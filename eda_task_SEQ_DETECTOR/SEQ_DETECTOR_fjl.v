==> flow/design.v <==
module SEQ_DETECTOR_fjl(
			input RST_B,
			input SYSCLK,
			input IN_VALID,
			input [1:0] MODE,
			input [3:0] DATA_IN,
			output  OUT_VALID,
			output  [3:0] DATA_OUT
			);
parameter sequence0_status0 = 4'd0;
parameter sequence0_status1 = 4'd1;
parameter sequence0_status2 = 4'd2;
parameter sequence0_status3 = 4'd3;
parameter sequence0_status4 = 4'd4;
parameter sequence1_status0 = 4'd5;
parameter sequence1_status1 = 4'd6;
parameter sequence1_status2 = 4'd7;
parameter sequence1_status3 = 4'd8;
parameter sequence1_status4 = 4'd9;
parameter sequence2_status0 = 4'd10;
parameter sequence2_status1 = 4'd11;
parameter sequence2_status2 = 4'd12;
parameter sequence2_status3 = 4'd13;
parameter sequence2_status4 = 4'd14;
parameter mode0 = 2'd0;
parameter mode1 = 2'd1;
parameter mode2 = 2'd2;
parameter mode3 = 2'd3;
parameter sequence3_status0 = 4'd15;
reg [4:0] current_status;
reg [4:0] next_status;
reg  [3:0] current_number;
reg [3:0] last_number;
always@(posedge SYSCLK or negedge RST_B)
begin
	if(!RST_B)
		last_number <= 4'b0;
	else if(IN_VALID)
		last_number <= current_number;
	else
		last_number <= 0;
end
always@(posedge SYSCLK or negedge RST_B)
begin
	if(!RST_B)
		current_number <= 4'b0;
	else if(IN_VALID)
		current_number <= DATA_IN;
	else
		current_number <= 0;
end
always@(posedge SYSCLK or negedge RST_B)
begin
	if(!RST_B)
		current_status <= sequence0_status0;
	else
		current_status <= next_status;
end
always@(posedge SYSCLK or negedge RST_B)
begin
	if(!RST_B)
		next_status <= sequence0_status0;
	else
		case(MODE)
			mode0:
			begin
				case(current_status)
					sequence0_status0: next_status = sequence0_status1;
					sequence0_status1: next_status = (current_number == last_number+1)? sequence0_status2:sequence0_status1;
					sequence0_status2: next_status = (current_number == last_number+1)? sequence0_status3:sequence0_status2;
					sequence0_status3: next_status = sequence0_status1;
					default:next_status <= sequence0_status1;
				endcase
			end
			mode1:
			begin
				case(next_status)
					sequence1_status0: next_status = sequence1_status1;
					sequence1_status1: next_status = (current_number == last_number-1)? sequence1_status2:sequence1_status1;
					sequence1_status2: next_status = (current_number == last_number-1)? sequence1_status3:sequence1_status2;
					sequence1_status3: next_status = sequence1_status1;
					default:next_status <= sequence1_status1;
				endcase
			end
			mode2:
			begin
				case(current_status)
					sequence2_status0: next_status = sequence2_status1;
					sequence2_status1: next_status = (current_number == last_number)? sequence2_status2:sequence2_status1;
					sequence2_status2: next_status = (current_number == last_number)? sequence2_status3:sequence2_status2;
					sequence2_status3: next_status = sequence2_status1;
					default:next_status <= sequence2_status1;
				endcase
			end
			mode3:
			begin
				next_status <= sequence0_status0;
			end
			default:
			begin
				next_status <= sequence0_status0;
			end
		endcase
end
assign OUT_VALID = ((next_status == sequence1_status3)&&(DATA_IN == last_number-1))
					||((next_status == sequence2_status3)&&(DATA_IN == last_number))
					||((next_status == sequence0_status3)&&(DATA_IN == last_number+1));
assign DATA_OUT = OUT_VALID? DATA_IN : 4'b0;
endmodule
[Step by step through the tools: SEQ_DETECTOR_fjl]
The steps from the RTL of SEQ_DETECTOR_fjl to its reports follow in flow order.
Lines are those of the file above, counted from 1.
Operators: Yosys type, input widths -> output width; for muxes data width and select width s.
Cell names lack the library's common part.
The mark - stands for no value.
Set-up
  top: SEQ_DETECTOR_fjl
  clock port: SYSCLK
  cell library: sky130hd
  corner: tt_025C_1v80

[After elaboration]
Counts by Yosys on the flattened word-level netlist (proc, flatten, opt, wreduce; memories kept). Register bits leave out memories and registers merged into their read ports (data or address); mux counts leave out enables and synchronous resets folded into registers. Print and check cells are left out. Cells with the same type and inputs are merged into one.
Storage and ports
  output and inout bits: 5
  flip-flop bits (word level): 18
Cells by class
  equality and inequality tests: 18
  muxes and demuxes: 13
  reduce/logical cells: 6
  add/subtract/negate cells: 2
Operators with widths (count)
  $eq 4x32->1: 3
  $eq 5x4->1 const B: 4
  $pmux 5 s4: 1
  $mux 4: 4
  $eq 5x2->1 const B: 2
  $eq 5x3->1 const B: 2
  $eq 4x4->1: 2
  $pmux 4 s2: 1
  $pmux 3 s2: 1
  $add 4x1->5 const B: 1
  $sub 4x1->5 const B: 1
  $eq 4x5->1: 1
  $eq 5x1->1 const B: 1
  $eq 2x2->1 const B: 2
  $pmux 2 s2: 1
  $logic_and 1x1->1: 3
  $mux 3: 1
  $mux 1: 3
  $logic_or 1x1->1: 2
  $eq 2x1->1 const B: 1
  $logic_not 2->1: 1
  $mux 2: 1

[Depth]
Yosys ltp: most cells in a row. Word level: on the elaborated netlist, between registers, memories and ports. Mapped: between sequential cells and ports; inverters and the memories' decode and read muxes count.
Depth
  depth after elaboration: 6
  ABC_AREA: 0
  gate-level depth with buffers: 7
  gate-level depth less buffers: 7

[After synthesis]
Yosys stat after the flow's synthesis: flattened, memories mapped to cells. It holds for the ABC_AREA given above (unset counts as 0); a run with the other value may have another netlist.
Mapped netlist
  sequential part of the area: 0.0004004 sq mm
  mapped flip-flops: 16
  cell area after synthesis: 0.001021 sq mm
  cell count: 105
Cell types (count)
  dfrtp_1: 16
  xor2_1: 10
  xnor2_1: 8
  and2_1: 8
  nand2b_1: 5
  a21boi_1: 4
  nand3b_1: 4
  ha_1: 2
  nand3_1: 5
  nor3_1: 5
  nand2_1: 6
  o211ai_1: 3
  o21ai_0: 4
  nor2b_1: 3
  nand4b_1: 2
  xor2_2: 1
  nand4_1: 2
  nor4_1: 2
Other cell types: 13; their cells: 15.

[Worst setup path after synthesis]
Source: OpenSTA report_checks on the synthesized netlist (no wires, ideal clock, input and output delay 20% of the period each), path of least setup slack; recovery checks are left aside. Register names are those of the netlist, which keeps one name where synthesis merged equal registers.
Timing path after synthesis
  kind: reg-to-output
  start: register last_number[0]
  end: output port DATA_OUT[0]
  path delay: 1.767 ns
  path buffers: 0
  external output delay: 0.454 ns
  launch time at the first pin: 0.000 ns
  setup slack: 0.049 ns
  arrival time: 1.767 ns
  stages on the path: 8
  clock period: 2.27 ns
  period reached after synthesis: 2.221 ns
"path delay" is the arrival time less input delay plus setup time.
At an output port there is no setup time.
"stages on the path" counts driving pins, that of a launching flip-flop among them; a cell with two outputs on the path counts twice.
"period reached after synthesis" = period - worst setup slack (recovery checks aside). The figure is calculated, with input and output delays left at 20% of the set period.
The rows between start and end are the longest chain of elaborated cells between them; the timing report does not say that the signal goes this way. Where chains are equally long, one stands for them.
Each line given opens the expression or statement behind the cell; cells for indexed reads and writes are added by Yosys, which also makes memories of some case tables.
At most two assigning lines are given for a register; there are more.
On the way, after synthesis
  path through: dfrtp_1 inv_1 ha_1 xnor2_1 and3_1 nand3_1 a211o_1 a21boi_1
  cells in the longest elaborated chain: 6
  elaborated cells on any way between the ends: 11
RTL lines, path after synthesis
  start: declaration: RTL line 33  | reg [3:0] last_number;
  start: assignment: RTL line 37  | last_number <= 4'b0;
  start: assignment: RTL line 39  | last_number <= current_number;
  $sub 4x1->5: RTL line 105  | assign OUT_VALID = ((next_status == sequence1_status3)&&(DATA_IN == last_number-1))
  $eq 4x32->1: RTL line 105
  $logic_and 1x1->1: RTL line 105
  $logic_or 1x1->1 x2: RTL line 105
  $mux 4: RTL line 108  | assign DATA_OUT = OUT_VALID? DATA_IN : 4'b0;
  end: declaration: RTL line 8  | output [3:0] DATA_OUT

[Path in the finished layout]
From the final timing report of run A: the path of least setup slack in the routed layout; clock arrival at registers is part of the times.
Timing path after layout
  kind: reg-to-output
  start: register last_number[1]
  end: output port DATA_OUT[0]
  setup slack: -0.71 ns
  clock period: 1.68 ns
  arrival time: 2.06 ns
  external output delay: 0.34 ns
  launch time at the first pin: 0.23 ns
  stages on the path: 9
  path buffers: 1
The rows between start and end are the longest chain of elaborated cells between them; the timing report does not say that the signal goes this way. Where chains are equally long, one stands for them.
At most two assigning lines are given for a register; there are more.
On the way, after layout
  path through: dfrtp_1 inv_2 ha_4 xnor2_4 nor3_2 o2111ai_1 a211o_4 a21boi_2 buf_2
  cells in the longest elaborated chain: 6
  elaborated cells on any way between the ends: 11
RTL lines, path after layout
  start: declaration: RTL line 33  | reg [3:0] last_number;
  start: assignment: RTL line 37  | last_number <= 4'b0;
  start: assignment: RTL line 39  | last_number <= current_number;
  $sub 4x1->5: RTL line 105  | assign OUT_VALID = ((next_status == sequence1_status3)&&(DATA_IN == last_number-1))
  $eq 4x32->1: RTL line 105
  $logic_and 1x1->1: RTL line 105
  $logic_or 1x1->1 x2: RTL line 105
  $mux 4: RTL line 108  | assign DATA_OUT = OUT_VALID? DATA_IN : 4'b0;
  end: declaration: RTL line 8  | output [3:0] DATA_OUT

==> runs of SEQ_DETECTOR_fjl <==
Measured data: module SEQ_DETECTOR_fjl, platform sky130hd, 2 stored runs of the flow under differing settings, order arbitrary. Input and output delays are each 20% of the period that was set; the output load is 0.01 pF.
"worst setup path time" means the part of the period allowed to the worst setup path (the constraints hold back 20% at inputs and 20% at outputs) less its slack; where the path has registers, the arrival times of their clocks count too.
"power": no workload was simulated; the value follows from the tool's default switching activity.
[run A] settings: period_ns=1.68, CORE_UTILIZATION=19, SETUP_SLACK_MARGIN=0.15, PLACE_DENSITY_LB_ADDON=0.21, HOLD_SLACK_MARGIN=0.16, CORE_MARGIN=6, CTS_CLUSTER_SIZE=28, CTS_CLUSTER_DIAMETER=397, SLEW_MARGIN=35, MIN_ROUTING_LAYER=met1, MAX_ROUTING_LAYER=met5, CAP_MARGIN=20
[run A] result: chip area after synthesis (Yosys) 0.001021 sq mm, die area 0.0072769 sq mm, standard-cell area of the final layout 0.001544 sq mm, utilization 30.0%, worst setup slack after layout -0.714 ns, power 0.0009382 W, worst setup path time 2.06 ns, worst setup path kind reg-to-output
[run B] settings: period_ns=1.32, CORE_UTILIZATION=59, SETUP_SLACK_MARGIN=0.09, PLACE_DENSITY_LB_ADDON=0.18, GPL_TIMING_DRIVEN=0, CTS_CLUSTER_SIZE=68, CAP_MARGIN=5, SLEW_MARGIN=15, MIN_ROUTING_LAYER=met2, MAX_ROUTING_LAYER=met5, CORE_MARGIN=2
[run B] result: chip area after synthesis (Yosys) 0.001021 sq mm, die area 0.0020794 sq mm, standard-cell area of the final layout 0.0013088 sq mm, utilization 78.4%, worst setup slack after layout -1.121 ns, power 0.00105 W, worst setup path time 2.18 ns, worst setup path kind reg-to-output
