==> flow/design.v <==
module FIFO_fjl(
                    input SYSCLK,
                    input RST_B,
                    input WR_EN,
                    input RD_EN,
                    input [7:0] FIFO_IN,
                    output reg [7:0] FIFO_OUT,
                    output  EMPTY,
                    output  FULL
);
reg [7:0] stack [3:0];
reg [1:0] cnt;
always@(posedge SYSCLK or negedge RST_B)
begin
    if(~RST_B)
    begin
        stack[0] <= 8'd0;
        stack[1] <= 8'd0;
        stack[2] <= 8'd0;
        stack[3] <= 8'd0; 
        FIFO_OUT <= 8'd0; 
        cnt <= 2'd0;   
    end
    else
        if(WR_EN && ~FULL)
        begin
            stack[0] <= FIFO_IN;
            stack[1] <= stack[0];
            stack[2] <= stack[1];
            stack[3] <= stack[2];  
            FIFO_OUT <= 8'd0;
            cnt <= cnt+1;
        end
        else if(RD_EN && ~EMPTY)
        begin
            FIFO_OUT <= stack[3];
            stack[3] <= stack[2];
            stack[2] <= stack[1];
            stack[1] <= stack[0];
            stack[0] <= 8'd0;
            cnt <= cnt-1;
        end
        else
        begin
            FIFO_OUT <= 8'd0;
        end
end
assign EMPTY = (cnt == 2'd0);
assign FULL = (cnt == 2'd3);
endmodule
# == Step by step through the tools: FIFO_fjl ==
# Tool output for the design above, in the order of the flow.
# Line numbers count from 1 in the design file above.
# Cell names lack the library's common part.
# Not given: --
# setup
design,FIFO_fjl
clk_port,SYSCLK
lib,sky130hd
pvt_corner,tt_025C_1v80

# == Word-level counts ==
# Counts by Yosys on the flattened word-level netlist (proc, flatten, opt, wreduce). Print and check cells are left out. Cells with the same type and inputs are merged into one.
# classes
add_sub_neg,2
equal,1
mux,12
bitwise,2
reduce_logical,4
# ops
op,n
two-way mux 8 bit,10
two-way mux 2 bit,2
logical AND 1 bit,2
inverter 1 bit,2
adder 2 x 1 -> 2 bit with constant B,1
subtractor 2 x 1 -> 2 bit with constant B,1
== test 2 bit with constant B,1
zero test 2 bit,1
nonzero test 2 bit,1
# bits
register_bits,42
out_inout_bits,10
wordCells,27

# == Depth ==
# Yosys ltp: most cells in a row. Word level: on the elaborated netlist, between registers, memories and ports. Mapped: between sequential cells and ports; inverters and the memories' decode and read muxes count.
# depth
ltp_word,5
ABC_AREA,0
mapped_depth,6
depth_no_buf,3

# == Mapped cells and area ==
# The flow's flattened synthesis, as Yosys stat reports it; memories are mapped. The netlist is that of the ABC_AREA named above (0 if unset); the other value can give another one.
# The area totals of this step are shown rounded.
# synth_totals
cell_count,251
mapped_area_um2,2400
ff_cells,42
buf_cells,29
# by_type
cell,n,area_total_um2
dfrtp_1,42,1.05E+03
o221ai_1,32,280.269
o22ai_1,24,150.144
a21oi_1,26,130.125
a221o_1,13,130.125
inv_1,26,97.594
a211o_1,11,96.342
buf_2,15,75.072
a22oi_1,8,60.058
nand3b_1,8,60.058
nor3b_1,8,60.058
nor3_1,11,55.053
clkbuf_1,9,33.782
buf_4,3,22.522
buf_6,2,22.522
mux2i_4,1,22.522
nand2b_1,2,12.512
a21oi_2,1,8.758
# Not listed: further types 8, cells in them 9.

# == Timing after synthesis ==
# Path of least setup slack by OpenSTA after synthesis, without wires, with an ideal clock, recovery checks aside; 20% of the period is set as input and as output delay. Where synthesis merged equal registers, the netlist keeps one of their names.
# synth_path
path_type,register to output
startpoint,register cnt[1]
endpoint,output EMPTY
tclk_ns,1.38
output_delay_ns,0.276
arrival_time_ns,1.025
required_ns,1.104
path_slack_ns,0.079
path_delay_ns,1.025
stages,5
n_path_buf,3
period_less_setup_slack_ns,1.301
# "path_delay_ns" is the arrival time less input delay plus setup time.
# A path that ends at an output port has no setup time.
# "stages" counts driving pins, that of a launching flip-flop among them; a cell with two outputs on the path counts twice.
# "period_less_setup_slack_ns" is the clock period less the worst setup slack; recovery checks do not enter. This is arithmetic on one report: input and output delays are still those of the set period (20% each).
# The rows between start and end are the longest chain of elaborated cells between them; the timing report does not say that the signal goes this way. Where chains are equally long, one stands for them.
# Each line given opens the expression or statement behind the cell; cells for indexed reads and writes are added by Yosys, which also makes memories of some case tables.
# At most two assigning lines are given for a register; there are more.
# synth_between
path_cell_list,dfrtp_1 > buf_2 > clkbuf_1 > buf_2 > nor2_1
elab_chain_cells,1
cells_between,1
classes_between,1 x reduce/logical
# synth_rtl
element,line_no,text
"start, declared",12,reg [1:0] cnt;
"start, assigned",32,cnt <= cnt+1;
"start, assigned",41,cnt <= cnt-1;
zero test 2 bit,48,assign EMPTY = (cnt == 2'd0);
"end, declared",8,"output  EMPTY,"

# == Path in the finished layout ==
# Path of least setup slack in the final report of run A (OpenROAD, finished layout, wires in). Where an end is a register, its clock arrival counts in the times.
# layout_path
path_type,register to output
startpoint,register FIFO_OUT[2]
endpoint,output FIFO_OUT[2]
tclk_ns,1.95
output_delay_ns,0.39
arrival_time_ns,1.14
required_ns,1.56
path_slack_ns,0.42
stages,2
n_path_buf,1
# At most two assigning lines are given for a register; there are more.
# layout_between
path_cell_list,dfrtp_1 > clkdlybuf4s50_1
elab_chain_cells,0
cells_between,0
# layout_rtl
element,line_no,text
"start, declared",7,"output reg [7:0] FIFO_OUT,"
"start, assigned",21,FIFO_OUT <= 8'd0;
"start, assigned",36,FIFO_OUT <= stack[3];
"end, declared",7,

# Module FIFO_fjl, platform sky130hd: 2 stored runs of the flow (Yosys, OpenROAD) with differing settings, in no particular order. Input and output delays are each 20% of the period that was set; the output load is 0.01 pF.
# "worst_path_ns" is the time allowed to the run's worst setup path (the clock period less input and output delay, where it has them) less its slack. Clock arrival times count: a late capture clock shortens it, a late launch clock lengthens it.
# The measured numbers are rounded.
# A setting shown as - is not set for that run.
run,period_ns,CORE_UTILIZATION,SETUP_SLACK_MARGIN,PLACE_DENSITY_LB_ADDON,CORE_ASPECT_RATIO,MIN_ROUTING_LAYER,MAX_ROUTING_LAYER,CAP_MARGIN,CORE_MARGIN,SLEW_MARGIN,yosys.chip_area_um2,die_area_um2,final_cell_area_um2,util_pct,timing.setup.ws_ns,timing.setup.tns_ns,worst_path_ns,timing.worst_path_kind
run A,1.95,26,0.38,0.2,0.72,met2,met4,20,2,20,2400,10000,3000,34,0.42,0.000,1.14,register to output
run B,2.01,40,-,-,-,-,-,20,2,20,2400,6700,2800,48,0.18,0.000,1.42,register to output
